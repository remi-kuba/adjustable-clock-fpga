==> flow/design.v <==
`timescale 1ns / 1ps
module show_clock(
    input CLK_100MHZ,
    input [15:0] SW,
    input [3:0] BTN,
    output reg [2:0] RGB1,
    output reg [2:0] RGB0,
    output [15:0] LED,
    output [7:0] D0_SEG,
    output reg [3:0] D0_AN,
    output [7:0] D1_SEG,
    output reg [3:0] D1_AN
    );
    reg [20:0] cnt;  
    reg ms_cnt;  
    reg [6:0] sec_cnt;
    reg [3:0] split1;
    reg [3:0] split0;
    reg on_off;
    reg [3:0] top_hr;
    reg [3:0] bottom_hr;
    reg [3:0] top_min;
    reg [3:0] bottom_min;
    reg [3:0] top_sec;
    reg [3:0] bottom_sec;
    reg [3:0] top_ms;
    reg [3:0] bottom_ms;
    reg hr_btn_buffer;
    reg min_btn_buffer;
    reg dec0;
    reg dec1;
    assign LED = SW;
    always @(posedge CLK_100MHZ) begin
        cnt <= cnt + 1;
        if (cnt < 499999) begin  
            split0 <= bottom_min;
            split1 <= bottom_ms;
            dec0 <= 0;
            dec1 <= 1;
            D0_AN <= 4'b0111;
            D1_AN <= 4'b0111;
        end else if (cnt < 999999) begin
            split0 <= top_min;
            split1 <= top_ms;
            dec0 <= 1;
            dec1 <= 1;
            D0_AN <= 4'b1011;
            D1_AN <= 4'b1011;
        end else if (cnt < 1499999) begin
            split0 <= bottom_hr;
            split1 <= bottom_sec;
            dec0 <= 1;
            dec1 <= 0;
            D0_AN <= 4'b1101;
            D1_AN <= 4'b1101;
        end else if (cnt < 1999999) begin 
            split0 <= top_hr;
            split1 <= top_sec;
            dec0 <= 1;
            dec1 <= 1;
            D0_AN <= 4'b1110;
            D1_AN <= 4'b1110;
        end else if (cnt == 1999999)begin
            cnt <= 0;
        end
        if (cnt == 999999 || cnt == 1999999) begin 
            sec_cnt <= sec_cnt + 1;
            if (sec_cnt == 99) begin
                sec_cnt <= 0;
                on_off <= ~on_off;  
            end
            if (bottom_ms == 9) begin
                bottom_ms <= 0;
                if (top_ms == 9) begin
                    top_ms <= 0;
                    if (bottom_sec == 9) begin 
                        bottom_sec <= 0;
                        if (top_sec == 5) begin 
                            top_sec <= 0;
                            if (bottom_min == 9) begin
                                bottom_min <= 0;
                                if (top_min == 5) begin 
                                    top_min <= 0;
                                    if (bottom_hr == 9) begin
                                        bottom_hr <= 0;
                                        top_hr <= top_hr + 1;
                                    end else if (bottom_hr == 3 && top_hr == 2) begin
                                        bottom_hr <= 0;
                                        top_hr <= 0;
                                    end else bottom_hr <= bottom_hr + 1;
                                end else top_min <= top_min + 1;
                            end else bottom_min <= bottom_min + 1;
                        end else top_sec <= top_sec + 1;
                    end else bottom_sec <= bottom_sec + 1;
                end else top_ms <= top_ms + 1;
            end else bottom_ms <= bottom_ms + 1;
        end 
        if (min_btn_buffer && !(BTN[1] || BTN[0])) begin
            min_btn_buffer <= 0;
        end else if (!min_btn_buffer && BTN[1] && SW[0]) begin
            bottom_ms <= 0;
            top_ms <= 0;
            bottom_sec <= 0;
            top_sec <= 0;
            if (bottom_min == 9) begin
                bottom_min <= 0;
                if (top_min == 5) begin
                    top_min <= 0;
                end else top_min <= top_min + 1;
            end else bottom_min <= bottom_min + 1;
            min_btn_buffer <= 1;
        end else if (!min_btn_buffer && BTN[0] && SW[0]) begin 
            bottom_ms <= 0;
            top_ms <= 0;
            bottom_sec <= 0;
            top_sec <= 0;
            if (bottom_min == 0) begin 
                bottom_min <= 9;
                if (top_min == 0) begin
                    top_min <= 5;
                end else top_min <= top_min - 1;
            end else bottom_min <= bottom_min - 1;
            min_btn_buffer <= 1;
        end
        if (hr_btn_buffer && !(BTN[3] || BTN[2])) begin
            hr_btn_buffer <= 0;
        end else if (!hr_btn_buffer && BTN[3] && SW[0]) begin
            if (bottom_hr == 9) begin
                bottom_hr <= 0;
                top_hr <= top_hr + 1;
            end else if (bottom_hr == 3 && top_hr == 2) begin
                bottom_hr <= 0;
                top_hr <= 0;
            end else bottom_hr <= bottom_hr + 1;
            hr_btn_buffer <= 1;
        end else if (!hr_btn_buffer && BTN[2] && SW[0]) begin
            if (bottom_hr == 0) begin 
                if (top_hr == 0) begin
                    top_hr <= 2;
                    bottom_hr <= 3;
                end else begin
                    top_hr <= top_hr - 1;
                    bottom_hr <= 9;
                end
            end else bottom_hr <= bottom_hr - 1;
            hr_btn_buffer <= 1;
        end 
        RGB1 <= (on_off)? SW[2:0] : 0;
        RGB0 <= (on_off)? SW[5:3] : 0;
    end
    bto7s top_display (.x_in(split0), .dec(dec0), .s_out(D0_SEG));
    bto7s bottom_display (.x_in(split1), .dec(dec1), .s_out(D1_SEG));
endmodule
module bto7s (
    input [3:0] x_in,
    input dec,  
    output [7:0] s_out
);
    assign s_out[0] = (x_in[3] & x_in[2] & ~x_in[1] & x_in[0]) | 
                      (x_in[3] & ~x_in[2] & x_in[1] & x_in[0]) |
                      (~x_in[3] & x_in[2] & ~x_in[1] & ~x_in[0]) |
                      (~x_in[3] & ~x_in[2] & ~x_in[1] & x_in[0]);
   assign s_out[1] = (~x_in[3] & x_in[2] & ~x_in[1] & x_in[0]) | 
                     (~x_in[3] & x_in[2] & x_in[1] & ~x_in[0]) |
                     (x_in[3] & ~x_in[2] & x_in[1] & x_in[0]) |
                     (x_in[3] & x_in[2] & ~x_in[1] & ~x_in[0]) |
                     (x_in[3] & x_in[2] & x_in[1]);
   assign s_out[2] = (x_in == 8'h2 | x_in == 8'hC)? 1 : (x_in[3] & x_in[2] & x_in[1]);
   assign s_out[3] = (x_in == 8'h1 | x_in == 8'h4 | x_in == 8'h7 | x_in == 8'hA | x_in == 8'hF)? 1 : 0;
   assign s_out[4] = (x_in == 8'h1 | x_in == 8'h3 | x_in == 8'h4 | x_in == 8'h5 | x_in == 8'h7 | x_in == 8'h9)? 1 : 0;
   assign s_out[5] = (x_in == 8'h1 | x_in == 8'h2 | x_in == 8'h3 | x_in == 8'h7 | x_in == 8'hD)? 1 : 0;
   assign s_out[6] = (x_in == 8'h0 | x_in == 8'h1 | x_in == 8'h7 | x_in == 8'hC)? 1 : 0;
   assign s_out[7] = dec;
endmodule
# From RTL to reports: show_clock
# What the tools print for show_clock, step after step.
# Lines are those of the file above, counted from 1.
setup:
  top: "show_clock"
  clock_port: "CLK_100MHZ"
  cell_library: "sky130hd"
  corner: "tt_025C_1v80"

# Word-level counts
# Counts by Yosys on the flattened word-level netlist (proc, flatten, opt, wreduce; memories kept). Register bits leave out memories and registers merged into their read ports (data or address). Print and check cells are left out.
classes:
  n_addsub: 14
  cmp: 4
  equal: 34
  n_mux: 113
  logic: 95
  n_reduce_logical: 32
ops:
  columns: ["cell", "n"]
  rows:
  - ["4-bit 2-to-1 mux", 90]
  - ["21-bit 2-to-1 mux", 5]
  - ["4-bit equality test (second input constant)", 15]
  - ["1-bit bitwise OR", 48]
  - ["21-bit < comparator (second input constant)", 2]
  - ["1-bit bitwise AND", 38]
  - ["4-bit by 1-bit adder with 4-bit output (second input constant)", 8]
  - ["4-bit by 3-bit equality test with 1-bit output (second input constant)", 8]
  - ["4-bit by 2-bit equality test with 1-bit output (second input constant)", 6]
  - ["4-bit zero test", 6]
  - ["21-bit by 1-bit adder with 21-bit output (second input constant)", 1]
  - ["21-bit by 19-bit < comparator with 1-bit output (second input constant)", 1]
  - ["21-bit by 20-bit < comparator with 1-bit output (second input constant)", 1]
  - ["21-bit by 20-bit equality test with 1-bit output (second input constant)", 1]
  - ["21-bit equality test (second input constant)", 1]
  - ["1-bit 2-to-1 mux", 18]
  - ["4-bit by 1-bit subtractor with 4-bit output (second input constant)", 4]
  - ["1-bit logical AND", 11]
  - ["1-bit inverter", 9]
  - ["4-bit by 1-bit equality test with 1-bit output (second input constant)", 2]
  - ["7-bit by 1-bit adder with 7-bit output (second input constant)", 1]
  - ["7-bit equality test (second input constant)", 1]
  - ["2-bit nonzero test", 3]
  - ["1-bit zero test", 4]
  - ["4-bit nonzero test", 1]
  - ["1-bit logical OR", 3]
  - ["3-bit nonzero test", 1]
  - ["3-bit OR reduction", 1]
# Other operator kinds: 2; their cells: 2.
bits:
  ff_bits: 83
  output_inout_bits: 46
  wordCells: 314

# Longest topological paths
# Yosys ltp: most cells in a row. Word level: on the elaborated netlist, between registers, memories and ports. Mapped: between sequential cells and ports; inverters and the memories' decode and read muxes count.
depth:
  ltp_word: 15
  ABC_AREA: 0
  ltp_mapped: 10

# Netlist
# The flow's flattened synthesis, as Yosys stat reports it; memories are mapped. The netlist is that of the ABC_AREA named above (0 if unset); the other value can give another one.
by_type:
  columns: ["cell_type", "n", "area_total_um2"]
  rows:
  - ["sky130_fd_sc_hd__dfxtp_1", 67, 1.34E+03]
  - ["sky130_fd_sc_hd__edfxtp_1", 16, 480.461]
  - ["sky130_fd_sc_hd__nor2_1", 76, 285.274]
  - ["sky130_fd_sc_hd__o21ai_0", 37, 185.178]
  - ["sky130_fd_sc_hd__xor2_1", 20, 175.168]
  - ["sky130_fd_sc_hd__nand2_1", 46, 172.666]
  - ["sky130_fd_sc_hd__xnor2_1", 19, 166.41]
  - ["sky130_fd_sc_hd__buf_4", 22, 165.158]
  - ["sky130_fd_sc_hd__a21oi_1", 29, 145.139]
  - ["sky130_fd_sc_hd__nand3_1", 29, 145.139]
  - ["sky130_fd_sc_hd__mux2i_1", 14, 140.134]
  - ["sky130_fd_sc_hd__clkbuf_1", 35, 131.376]
  - ["sky130_fd_sc_hd__ha_1", 10, 125.12]
  - ["sky130_fd_sc_hd__nor3_1", 21, 105.101]
  - ["sky130_fd_sc_hd__inv_1", 24, 90.086]
  - ["sky130_fd_sc_hd__nor2b_1", 14, 87.584]
  - ["sky130_fd_sc_hd__o211ai_1", 10, 75.072]
  - ["sky130_fd_sc_hd__nand2b_1", 11, 68.816]
# Other cell types: 55; their cells: 165.
mapped:
  cell_count: 665
  synth_area_um2: 5372.7
  seq_area_um2: 1821.7
  ff_cells: 83
  buf_cells: 67
# By module: a second synthesis without flattening, with its own total; a netlist apart from the flattened one above.
unflattened:
  hier_cells: 652
  hier_area_um2: 5398.9
# Each row is one instance without its submodules.
modules:
  columns: ["module", "n_inst", "cells", "area_um2", "mod_seq_area_um2"]
  rows:
  - ["show_clock", 1, 582, 4991.0, 1821.7]
  - ["bto7s", 2, 35, 203.9, 0.0]

# Path before layout
# Path of least setup slack by OpenSTA after synthesis, without wires, with an ideal clock, recovery checks aside; 20% of the period is set as input and as output delay. Where synthesis merged equal registers, the netlist keeps one of their names.
synth_path:
  path_kind: "input-to-reg"
  startpoint: "in SW[0]"
  endpoint: "reg bottom_min[3]"
  period_ns: 3.81
  setup_ns: 0.124
  t_first_pin_ns: 0.762
  arrival_time_ns: 2.217
  required_time_ns: 3.686
  slack_ns: 1.469
  delay_ns: 1.579
  stages: 7
  path_buffers: 1
  synth_period_reached_ns: 2.341
# "delay_ns" is the arrival time less input delay plus setup time.
# "stages" counts driving pins, that of a launching flip-flop among them; a cell with two outputs on the path counts twice.
# "synth_period_reached_ns" = period - worst setup slack (recovery checks aside). The figure is calculated, with input and output delays left at 20% of the set period.
# Between the ends stands the longest chain of elaborated cells between them, by number of cells; it is not shown to be the way that was timed. Of several equally long chains one is given.
# Each line given opens the expression or statement behind the cell; cells for indexed reads and writes are added by Yosys, which also makes memories of some case tables.
# At most two assigning lines are given for a register; there are more.
synth_between:
  cell_sequence: "sky130_fd_sc_hd__clkbuf_1 > sky130_fd_sc_hd__nor2b_1 > sky130_fd_sc_hd__o21a_1 > sky130_fd_sc_hd__o2111ai_1 > sky130_fd_sc_hd__a221o_1 > sky130_fd_sc_hd__a31oi_1 > sky130_fd_sc_hd__o41ai_1"
  elab_chain_len: 4
synth_lines:
  columns: ["element", "line_no", "source"]
  rows:
  - ["start, declared", 4, "input [15:0] SW,"]
  - ["1-bit logical AND", 112, "end else if (!min_btn_buffer && BTN[0] && SW[0]) begin"]
  - ["4-bit 2-to-1 mux", 112, null]
  - ["4-bit 2-to-1 mux", 100, "end else if (!min_btn_buffer && BTN[1] && SW[0]) begin"]
  - ["4-bit 2-to-1 mux", 98, "if (min_btn_buffer && !(BTN[1] || BTN[0])) begin"]
  - ["end, assigned", 92, "end else bottom_min <= bottom_min + 1;"]
  - ["end, assigned", 110, "end else bottom_min <= bottom_min + 1;"]
  - ["end, declared", 23, "reg [3:0] bottom_min;"]

# Path in the finished layout
# Path of least setup slack in the final report of run A (OpenROAD, finished layout, wires in). Where an end is a register, its clock arrival counts in the times.
layout_path:
  path_kind: "reg-to-output"
  startpoint: "reg split0[1]"
  endpoint: "out D0_SEG[0]"
  period_ns: 3.29
  output_delay_ns: 0.66
  t_first_pin_ns: 0.34
  arrival_time_ns: 2.10
  required_time_ns: 2.63
  slack_ns: 0.53
  stages: 7
  path_buffers: 2
# Between the ends stands the longest chain of elaborated cells between them, by number of cells; it is not shown to be the way that was timed. Of several equally long chains one is given.
# At most two assigning lines are given for a register; there are more.
layout_between:
  cell_sequence: "sky130_fd_sc_hd__edfxtp_1 > sky130_fd_sc_hd__buf_4 > sky130_fd_sc_hd__inv_1 > sky130_fd_sc_hd__or3_1 > sky130_fd_sc_hd__o21ai_0 > sky130_fd_sc_hd__a22o_1 > sky130_fd_sc_hd__clkdlybuf4s50_1"
  elab_chain_len: 6
layout_lines:
  columns: ["element", "line_no", "source"]
  rows:
  - ["start, declared", 18, "reg [3:0] split0;"]
  - ["start, assigned", 36, "split0 <= bottom_min;"]
  - ["start, assigned", 43, "split0 <= top_min;"]
  - ["1-bit inverter", 159, "assign s_out[0] = (x_in[3] & x_in[2] & ~x_in[1] & x_in[0]) |"]
  - ["1-bit bitwise AND x2", 159, null]
  - ["1-bit bitwise OR x3", 159, null]
  - ["end, declared", 9, "output [7:0] D0_SEG,"]

# 2 stored runs of show_clock in the flow (synthesis by Yosys, layout by OpenROAD, sky130hd cells), in arbitrary order. Constraints: input delay and output delay 20% of the set period each, output load 0.01 pF.
# "clock_period_reached_ns" is the run's clock period less its worst setup slack. It is reckoned from that one timing run; input and output delays stay at 20% of the period that was set.
# "worst_path_ns": the worst setup path's part of the clock period (all of it between registers, 20% less for each end at a port) less its slack. A launch clock that arrives late makes it longer, a capture clock that arrives late makes it shorter.
runs:
  - name: "run A"
    settings:
      period_ns: 3.29
      CORE_UTILIZATION: 63
      SETUP_SLACK_MARGIN: 0.55
      CORE_ASPECT_RATIO: 0.51
      CORE_MARGIN: 5
      GPL_TIMING_DRIVEN: 0
      MIN_ROUTING_LAYER: "met1"
      CAP_MARGIN: 20
      SLEW_MARGIN: 20
    results:
      die_footprint_um2: 10580.6
      worst_setup_slack_ns: 0.534
      synth_area_um2: 5372.7
      clock_period_reached_ns: 2.756
      layout_utilization_frac: 0.773
      final_setup_tns_ns: 0.000
      worst_path_ns: 2.10
      worst_path_kind: "reg-to-output"
      cell_area_final_um2: 6501.2
  - name: "run B"
    settings:
      period_ns: 2.19
      CORE_UTILIZATION: 41
      SETUP_SLACK_MARGIN: 0.59
      PLACE_DENSITY_LB_ADDON: 0.1
      CORE_MARGIN: 4
      CELL_PAD_IN_SITES_GLOBAL_PLACEMENT: 3
      GPL_TIMING_DRIVEN: 0
      CTS_CLUSTER_SIZE: 21
      CTS_CLUSTER_DIAMETER: 191
      SLEW_MARGIN: 0
      CAP_MARGIN: 20
    outcome: "no results, placement failed with FLW-0024"
